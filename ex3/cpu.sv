==> flow/design.v <==
module cpu(
  input clock, reset,
  inout [7:0] mbr,
  output logic we,
  output logic [7:0] mar, pc, ir);
  typedef enum logic [1:0] {FETCH, DECODE, EXECUTE} statetype;
  statetype state, nextstate;
  logic [7:0] acc, vaddr;
  always @(posedge clock or posedge reset)
  begin
    if (reset) begin
      pc <= 'b0;
      vaddr <= 8'b10000000;  
      state <= FETCH;
    end
    else begin
      case(state)
      FETCH: begin
        we <= 0;
        pc <= pc + 1;
        mar <= pc;
      end
      DECODE: begin
        ir = mbr;
        if (ir[7:5] == 3'b000)        
          mar <= vaddr;
        else 
          mar <= {4'b1111, ir[3:0]};
      end
      EXECUTE: begin
        if (ir[7] == 1'b1 && acc != 8'b00000000)  
          pc <= {1'b0, ir[6:0]};
        else if (ir[7:4] == 4'b0100)  
          acc <= mbr;
        else if (ir[7:4] == 4'b0101)  
          acc <= acc + mbr;
        else if (ir[7:4] == 4'b0110)  
          acc <= acc - mbr;
        else if (ir[7:4] == 4'b0011)  
          we <= 1'b1;
        else if (ir[7:4] == 4'b0000)  
          acc <= mbr;
        else if (ir[7:4] == 4'b0001)  
        begin
          we <= 1'b1;
          vaddr <= vaddr + 1;
          if (vaddr > 207) 
            vaddr <= 8'b10000000;   
        end
      end
      endcase  
      state <= nextstate;                  
    end
  end
  always_comb
    casex(state)
      FETCH:   nextstate = DECODE;
      DECODE:  nextstate = EXECUTE;
      EXECUTE: nextstate = FETCH;
      default: nextstate = FETCH; 
    endcase
  assign mbr = we ? acc : 'bz;
endmodule
## Step by step through the tools: cpu

Tool output for the design above, in the order of the flow.
Line numbers count from 1 in the design file above.
Cell names lack the library's common part.
The mark -- stands for no value.

| inputs | value |
|---|---|
| top | cpu |
| clock input | clock |
| library | sky130hd |
| corner | tt_025C_1v80 |

## Word-level counts

Source: Yosys, flattened and elaborated, memories not mapped. Widths are those after wreduce. Registers that Yosys merges into a memory's read port (data or address) are not register bits. Print and check cells do not count. Equal cells are merged and count once.

| storage and ports | value |
|---|---|
| register bits | 43 |
| input bits | 2 |
| output and inout bits | 33 |
| cells after elaboration | 68 |

| operators by class | value |
|---|---|
| add/subtract/negate cells | 4 |
| order comparisons | 1 |
| eq/ne operators | 15 |
| multiplexer cells | 20 |
| bitwise gates (word level) | 7 |
| reductions and logical operators | 14 |

Operator list:

| operator | number |
|---|---|
| two-way mux 8 bit | 9 |
| parallel mux 8 bit (select 2 bit) | 2 |
| adder 8 x 1 -> 8 bit with constant B | 2 |
| AND reduction 8 bit | 2 |
| == test 4 x 3 -> 1 bit with constant B | 3 |
| != test 2 bit with constant B | 5 |
| adder 8 bit | 1 |
| subtractor 8 bit | 1 |
| greater-than comparator 8 bit with constant B | 1 |
| nonzero test 8 bit | 1 |
| inverter 1 bit | 7 |
| two-way mux 1 bit | 7 |
| AND reduction 2 bit | 3 |
| != test 3 bit with constant B | 2 |
| AND reduction 5 bit | 1 |
| nonzero test 2 bit | 2 |
| == test 4 x 1 -> 1 bit with constant B | 1 |
| == test 4 x 2 -> 1 bit with constant B | 1 |
| != test 4 bit with constant B | 1 |
| zero test 4 bit | 1 |
| nonzero test 4 bit | 1 |
| parallel mux 2 bit (select 2 bit) | 1 |
| zero test 3 bit | 1 |
| == test 2 x 1 -> 1 bit with constant B | 1 |
| == test 2 bit with constant B | 1 |
| zero test 2 bit | 1 |
| parallel mux 1 bit (select 2 bit) | 1 |
| logical AND 1 bit | 1 |

## Depth

Yosys ltp: most cells in a row. Word level: on the elaborated netlist, between registers, memories and ports. Mapped: between sequential cells and ports; inverters and the memories' decode and read muxes count.

| depth | value |
|---|---|
| depth after elaboration | 9 |
| ABC_AREA | 1 |
| depth in mapped cells | 7 |
| gate-level depth less buffers | 7 |

## After synthesis

Source: synth_stat.txt of the flow (Yosys; design flattened, memories mapped). It holds for the ABC_AREA given above (unset counts as 0); a run with the other value may have another netlist.

Cell types:

| cell | number | area in all (um2) |
|---|---|---|
| edfxtp_1 | 9 | 270.259 |
| dfrtp_1 | 10 | 250.24 |
| buf_4 | 16 | 120.115 |
| inv_1 | 15 | 56.304 |
| nand2_1 | 14 | 52.55 |
| nor2_1 | 12 | 45.043 |
| xor2_1 | 4 | 35.034 |
| dfstp_2 | 1 | 26.275 |
| nor2_4 | 2 | 22.522 |
| nand3_2 | 2 | 20.019 |
| nand3_1 | 3 | 15.014 |
| ha_1 | 1 | 12.512 |
| nand2_2 | 1 | 6.256 |
| or2_1 | 1 | 6.256 |
| a21oi_1 | 1 | 5.005 |
| clkbuf_1 | 1 | 3.754 |
| conb_1 | 1 | 3.754 |

| mapped netlist | value |
|---|---|
| mapped cells | 94 |
| mapped area | 950.9 um2 |
| area of sequential cells | 546.8 um2 |
| mapped flip-flops | 20 |
| buffer cells | 17 |

## Path before layout

Source: OpenSTA report_checks on the synthesized netlist (no wires, ideal clock, input and output delay 20% of the period each), path of least setup slack; recovery checks are left aside. Register names are those of the netlist, which keeps one name where synthesis merged equal registers.

| path post-synthesis | value |
|---|---|
| path type | flip-flop to flip-flop |
| from | reg state |
| to | reg mar[0] |
| period | 1.45 ns |
| library setup time | 0.371 ns |
| time at the first pin | 0.000 ns |
| data arrival time | 1.002 ns |
| required time | 1.079 ns |
| path slack | 0.076 ns |
| path delay | 1.373 ns |
| stages | 4 |
| buffers on the path | 1 |
| period reached after synthesis | 1.374 ns |

"path delay" is the arrival time less input delay plus setup time.
"stages": output pins that drive a net of the path, with the launching flip-flop's if there is one; two outputs of one cell count as two.
"period reached after synthesis" = period - worst setup slack (recovery checks aside). The figure is calculated, with input and output delays left at 20% of the set period.
An end named without its bit number is one bit of that signal or, where synthesis recoded a state register, one of its new flip-flops.
The rows between start and end are the longest chain of elaborated cells between them; the timing report does not say that the signal goes this way. Where chains are equally long, one stands for them.
Each line given opens the expression or statement behind the cell; cells for indexed reads and writes are added by Yosys, which also makes memories of some case tables.
At most two assigning lines are given for a register; there are more.
The path ends at the enable pin of a flip-flop; only ways to that pin are counted.

| on the way, post-synthesis | value |
|---|---|
| path through | dfrtp_1 clkbuf_1 nor2_1 nor2_1 |
| length of the longest elaborated chain | 3 |
| elaborated cells between the ends (all ways) | 4 |
| those cells by class | eq/ne: 1; reduce/logical: 3 |

RTL lines, path post-synthesis:

| what | line | text |
|---|---|---|
| start: declaration | 7 | `statetype state, nextstate;` |
| start: assignment | 14 | `state <= FETCH;` |
| start: assignment | 52 | `state <= nextstate;` |
| == test 2 x 1 -> 1 bit | 17 | `case(state)` |
| nonzero test 2 bit | -- |  |
| AND reduction 2 bit | -- |  |
| end: assignment | 21 | `mar <= pc;` |
| end: assignment | 26 | `mar <= vaddr;` |
| end: declaration | 5 | `output logic [7:0] mar, pc, ir);` |

## Path in the finished layout

From the final timing report of run 1: the path of least setup slack in the routed layout; clock arrival at registers is part of the times.

| path after layout | value |
|---|---|
| path type | flip-flop to output port |
| from | reg pc[7] |
| to | out pc[7] |
| period | 1.22 ns |
| output delay | 0.24 ns |
| time at the first pin | 0.25 ns |
| data arrival time | 0.94 ns |
| required time | 0.98 ns |
| path slack | 0.04 ns |
| stages | 2 |
| buffers on the path | 1 |

At most two assigning lines are given for a register; there are more.

| on the way, after layout | value |
|---|---|
| path through | dfrtp_1 dlygate4sd2_1 |
| length of the longest elaborated chain | 0 |
| elaborated cells between the ends (all ways) | 0 |
| source lines of those cells | 0 |

RTL lines, path after layout:

| what | line | text |
|---|---|---|
| start: declaration | 5 | `output logic [7:0] mar, pc, ir);` |
| start: assignment | 20 | `pc <= pc + 1;` |
| start: assignment | 32 | `pc <= {1'b0, ir[6:0]};` |
| end: declaration | 5 |  |

Lab notebook: cpu

2 stored runs of cpu in the flow (synthesis by Yosys, layout by OpenROAD, sky130hd cells), in arbitrary order. Constraints: input delay and output delay 20% of the set period each, output load 0.01 pF.
"allowed time less slack (worst setup path)" = time allowed to the worst setup path (clock period - input delay - output delay, where it has them) - its slack; a late launch clock adds to it, a late capture clock takes from it.
"total power of the final layout" rests on the timing tool's default activity at the inputs, not on a simulated workload.
Settings: n/a = not set for that run.

| setting or result | run 1 | run 2 |
|---|---|---|
| period_ns | 1.22 | 0.959 |
| CORE_UTILIZATION | 16 | 37 |
| SETUP_SLACK_MARGIN | 0.01 | 0.26 |
| CORE_ASPECT_RATIO | 1.5 | n/a |
| ABC_AREA | 1 | n/a |
| GPL_TIMING_DRIVEN | 1 | n/a |
| GPL_ROUTABILITY_DRIVEN | 1 | n/a |
| CTS_CLUSTER_SIZE | 25 | 13 |
| CTS_CLUSTER_DIAMETER | 120 | n/a |
| SLEW_MARGIN | 5 | 5 |
| MIN_ROUTING_LAYER | met2 | n/a |
| CAP_MARGIN | 20 | 20 |
| CORE_MARGIN | 2 | 2 |
| PLACE_DENSITY_LB_ADDON | n/a | 0.19 |
| CELL_PAD_IN_SITES_GLOBAL_PLACEMENT | n/a | 3 |
| TNS_END_PERCENT | n/a | 80 |
| MAX_ROUTING_LAYER | n/a | met4 |
| utilization after layout | 0.22 | 0.557 |
| die area (um2) | 6588.7 | 2860.1 |
| total power of the final layout (µW) | 1226 | 1435 |
| allowed time less slack (worst setup path) (ns) | 0.94 | 1.20 |
| worst setup path kind | flip-flop to output port | flip-flop to flip-flop |
| post-synthesis cell area (um2) | 950.9 | 905.9 |
| worst slack on setup checks (ns) | 0.039 | -0.238 |
