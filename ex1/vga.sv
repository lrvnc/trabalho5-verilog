==> flow/design.v <==
module vga(
  input clk, reset,
  input  [7:0] vdata,
  output [7:0] vaddr,
  output [3:0] VGA_R, VGA_G, VGA_B, 
  output VGA_HS_O, VGA_VS_O);
  reg [9:0] CounterX, CounterY;
  reg inDisplayArea;
  reg vga_HS, vga_VS;
  wire CounterXmaxed = (CounterX == 800);  
  wire CounterYmaxed = (CounterY == 525);  
  wire [3:0] row, col;
  always @(posedge clk or posedge reset)
    if (reset)
      CounterX <= 0;
    else 
      if (CounterXmaxed)
        CounterX <= 0;
      else
        CounterX <= CounterX + 1;
  always @(posedge clk or posedge reset)
    if (reset)
      CounterY <= 0;
    else 
      if (CounterXmaxed)
        if(CounterYmaxed)
          CounterY <= 0;
        else
          CounterY <= CounterY + 1;
  assign row = (CounterY>>6);
  assign col = (CounterX>>6);
  assign vaddr = {1'b1,col[3:0],row[2:0]}; 
  always @(posedge clk)
  begin
    vga_HS <= (CounterX > (640 + 16) && (CounterX < (640 + 16 + 96)));    
    vga_VS <= (CounterY > (480 + 10) && (CounterY < (480 + 10 +  2)));    
    inDisplayArea <= (CounterX < 640) && (CounterY < 480);
  end
  assign VGA_HS_O = ~vga_HS;
  assign VGA_VS_O = ~vga_VS;
  wire [10:0] temp;  
  assign temp = CounterX + CounterY;
  assign VGA_R = inDisplayArea ? temp[3:0] : 4'b0000;
  assign VGA_G = inDisplayArea ? {CounterX[3:2], CounterY[1:0]} : 4'b0000;
  assign VGA_B = inDisplayArea ? temp[3:0] : 4'b0000;
endmodule
== From RTL to reports: vga ==
The steps from the RTL of vga to its reports follow in flow order.
Line numbers count from 1 in the design file above.
Operators: Yosys type, input widths -> output width; for muxes data width and select width s.
A cell with -- has no value.
Set-up
  top module: vga
  clock port: clk
  library: sky130hd
  library corner: tt_025C_1v80

== After elaboration ==
Source: Yosys, flattened and elaborated, memories not mapped. Widths are those after wreduce; folded enables and synchronous resets count as part of the registers. Registers that Yosys merges into a memory's read port (data or address) are not register bits. Print and check cells do not count. Equal cells are merged and count once.
Storage and ports
  flip-flop bits (word level): 23
  output and inout bits: 22
Operators by class
  bitwise gates (word level): 2
  multiplexer cells: 4
  reductions and logical operators: 3
  order comparisons: 6
  eq/ne operators: 2
  add/sub/neg operators: 3
Operators with widths (number)
  $add 10x1->10 const B: 2
  $lt 10x10->1 const B: 2
  $eq 10x10->1 const B: 2
  $lt 10x9->1 const B: 2
  $mux 10: 2
  $gt 10x10->1 const B: 1
  $gt 10x9->1 const B: 1
  $mux 4: 2
  $add 4x4->4: 1
  $logic_and 1x1->1: 3
  $not 1->1: 2

== Depth ==
Depth = most cells in a row (Yosys ltp): at word level without a register or memory, in the mapped netlist without a sequential cell, where the memories' decode and read muxes count.
Logic depth
  word-level depth: 2
  ABC_AREA: 0
  gate-level depth with buffers: 7
  depth with buffers taken out: 6

== Netlist ==
Source: synth_stat.txt of the flow (Yosys; design flattened, memories mapped). It holds for the ABC_AREA given above (unset counts as 0); a run with the other value may have another netlist.
The area totals of this step are shown rounded.
Synthesis totals
  buffers: 16
  flip-flop cells: 23
  chip area (Yosys): 1403 um2
  mapped cells: 146
Cells by type
  sky130_fd_sc_hd__dfrtp_1: number 20, area in all 500.48 um2
  sky130_fd_sc_hd__ha_1: number 8, area in all 100.096 um2
  sky130_fd_sc_hd__xnor2_1: number 11, area in all 96.342 um2
  sky130_fd_sc_hd__buf_4: number 12, area in all 90.086 um2
  sky130_fd_sc_hd__and2_1: number 10, area in all 62.56 um2
  sky130_fd_sc_hd__dfxtp_1: number 3, area in all 60.058 um2
  sky130_fd_sc_hd__nand2_1: number 11, area in all 41.29 um2
  sky130_fd_sc_hd__nand3_1: number 7, area in all 35.034 um2
  sky130_fd_sc_hd__xor2_1: number 4, area in all 35.034 um2
  sky130_fd_sc_hd__nor2_1: number 9, area in all 33.782 um2
  sky130_fd_sc_hd__nand4_1: number 5, area in all 31.28 um2
  sky130_fd_sc_hd__inv_1: number 7, area in all 26.275 um2
  sky130_fd_sc_hd__o21ai_0: number 5, area in all 25.024 um2
  sky130_fd_sc_hd__nor4b_4: number 1, area in all 23.773 um2
  sky130_fd_sc_hd__a21oi_1: number 4, area in all 20.019 um2
  sky130_fd_sc_hd__and3b_2: number 2, area in all 20.019 um2
  sky130_fd_sc_hd__fa_1: number 1, area in all 20.019 um2
  sky130_fd_sc_hd__o31ai_1: number 2, area in all 15.014 um2
Other cell types: 19; their cells: 24.

== Path before layout ==
OpenSTA on the mapped netlist: ideal clock, no wires. The path of least setup slack (recovery checks aside). Input and output delay are each 20% of the period. Register names are those of the netlist, which keeps one name where synthesis merged equal registers.
Path after synthesis
  path type: register to output
  from: reg CounterY[0]
  to: out VGA_R[2]
  clock period: 1.96 ns
  data arrival time: 1.515 ns
  stages: 6
  output delay: 0.392 ns
  delay of the path: 1.515 ns
  setup slack: 0.053 ns
  data required time: 1.568 ns
  time at the first pin: 0.000 ns
  synthesis period reached: 1.907 ns
"delay of the path" is the arrival time less input delay plus setup time.
At an output port there is no setup time.
"stages": output pins that drive a net of the path, with the launching flip-flop's if there is one; two outputs of one cell count as two.
"synthesis period reached" = period - worst setup slack (recovery checks aside). The figure is calculated, with input and output delays left at 20% of the set period.
Between the ends stands the longest chain of elaborated cells between them, by number of cells; it is not shown to be the way that was timed. Of several equally long chains one is given.
Each line given opens the expression or statement behind the cell; cells for indexed reads and writes are added by Yosys, which also makes memories of some case tables.
A register here has more assigning lines than the two given.
Between the ends, after synthesis
  path through: sky130_fd_sc_hd__dfrtp_1 sky130_fd_sc_hd__ha_1 sky130_fd_sc_hd__fa_1 sky130_fd_sc_hd__xor2_1 sky130_fd_sc_hd__and2_1 sky130_fd_sc_hd__buf_4
  cells in the longest elaborated chain: 2
  elaborated cells on any way between the ends: 2
  those cells by class: add/sub: 1; mux: 1
Ends and longest elaborated chain, after synthesis
  start: declaration: RTL line 7  | reg [9:0] CounterX, CounterY;
  start: assignment: RTL line 23  | CounterY <= 0;
  start: assignment: RTL line 29  | CounterY <= CounterY + 1;
  $add 4x4->4: RTL line 42  | assign temp = CounterX + CounterY;
  $mux 4: RTL line 43  | assign VGA_R = inDisplayArea ? temp[3:0] : 4'b0000;
  end: declaration: RTL line 5  | output [3:0] VGA_R, VGA_G, VGA_B,

== Worst path after layout ==
Path of least setup slack in the final report of record 1 (OpenROAD, finished layout, wires in). Where an end is a register, its clock arrival counts in the times.
Path after layout
  path type: register to output
  from: reg CounterX[0]
  to: out VGA_R[2]
  setup slack: 0.59 ns
  data arrival time: 1.90 ns
  stages: 6
  clock period: 3.11 ns
  time at the first pin: 0.27 ns
  output delay: 0.62 ns
  data required time: 2.49 ns
Between the ends stands the longest chain of elaborated cells between them, by number of cells; it is not shown to be the way that was timed. Of several equally long chains one is given.
A register here has more assigning lines than the two given.
Between the ends, after layout
  path through: sky130_fd_sc_hd__dfrtp_2 sky130_fd_sc_hd__ha_1 sky130_fd_sc_hd__fa_1 sky130_fd_sc_hd__xor2_1 sky130_fd_sc_hd__and2_1 sky130_fd_sc_hd__dlygate4sd2_1
  cells in the longest elaborated chain: 2
  elaborated cells on any way between the ends: 2
  those cells by class: add/sub: 1; mux: 1
Ends and longest elaborated chain, after layout
  start: declaration: RTL line 7  | reg [9:0] CounterX, CounterY;
  start: assignment: RTL line 15  | CounterX <= 0;
  start: assignment: RTL line 20  | CounterX <= CounterX + 1;
  $add 4x4->4: RTL line 42  | assign temp = CounterX + CounterY;
  $mux 4: RTL line 43  | assign VGA_R = inDisplayArea ? temp[3:0] : 4'b0000;
  end: declaration: RTL line 5  | output [3:0] VGA_R, VGA_G, VGA_B,

Add stored flow runs of vga

Settings and measured results of 2 stored flow runs for module vga (sky130hd), not sorted in any way. The constraints put input and output delay at 20% of the set period each and load the outputs with 0.01 pF.
"period reached" = clock period - worst setup slack. The figure is calculated, with input and output delays left at 20% of the set period.
"worst path time" means the part of the period allowed to the worst setup path (the constraints hold back 20% at inputs and 20% at outputs) less its slack; where the path has registers, the arrival times of their clocks count too.
"total power of the final layout": no workload was simulated; the value follows from the tool's default switching activity.
Results are given in rounded form.

==> record 1: settings <==
{ "period_ns": 3.11, "CORE_UTILIZATION": 16, "SETUP_SLACK_MARGIN": 0.64, "TNS_END_PERCENT": 15, "MIN_ROUTING_LAYER": "met2", "CAP_MARGIN": 20, "CORE_MARGIN": 2, "SLEW_MARGIN": 20 }
==> record 1: results <==
standard-cell area after layout: 1,730 um2
total negative slack: 0.000 ns
period reached: 2.519 ns
total power of the final layout: 0.5002 mW
worst path time: 1.90 ns
type of the worst setup path: register to output
utilization of the finished layout: 20.1%
area of the die: 9,532 um2
smallest setup slack: 0.591 ns
cell area after synthesis: 1,403 um2
worst hold slack in the final report: 0.525 ns

==> record 2: settings <==
{ "period_ns": 3.8, "CORE_UTILIZATION": 44, "SETUP_SLACK_MARGIN": -0.27, "CORE_MARGIN": 2, "CELL_PAD_IN_SITES_GLOBAL_PLACEMENT": 0, "TNS_END_PERCENT": 75, "GPL_ROUTABILITY_DRIVEN": 0, "CTS_CLUSTER_DIAMETER": 156, "SLEW_MARGIN": 25, "CAP_MARGIN": 20 }
==> record 2: results <==
standard-cell area after layout: 1,602 um2
total negative slack: 0.000 ns
period reached: 3.069 ns
total power of the final layout: 0.3703 mW
worst path time: 2.31 ns
type of the worst setup path: register to output
utilization of the finished layout: 52.5%
area of the die: 3,655 um2
smallest setup slack: 0.731 ns
cell area after synthesis: 1,403 um2
worst hold slack in the final report: 0.536 ns
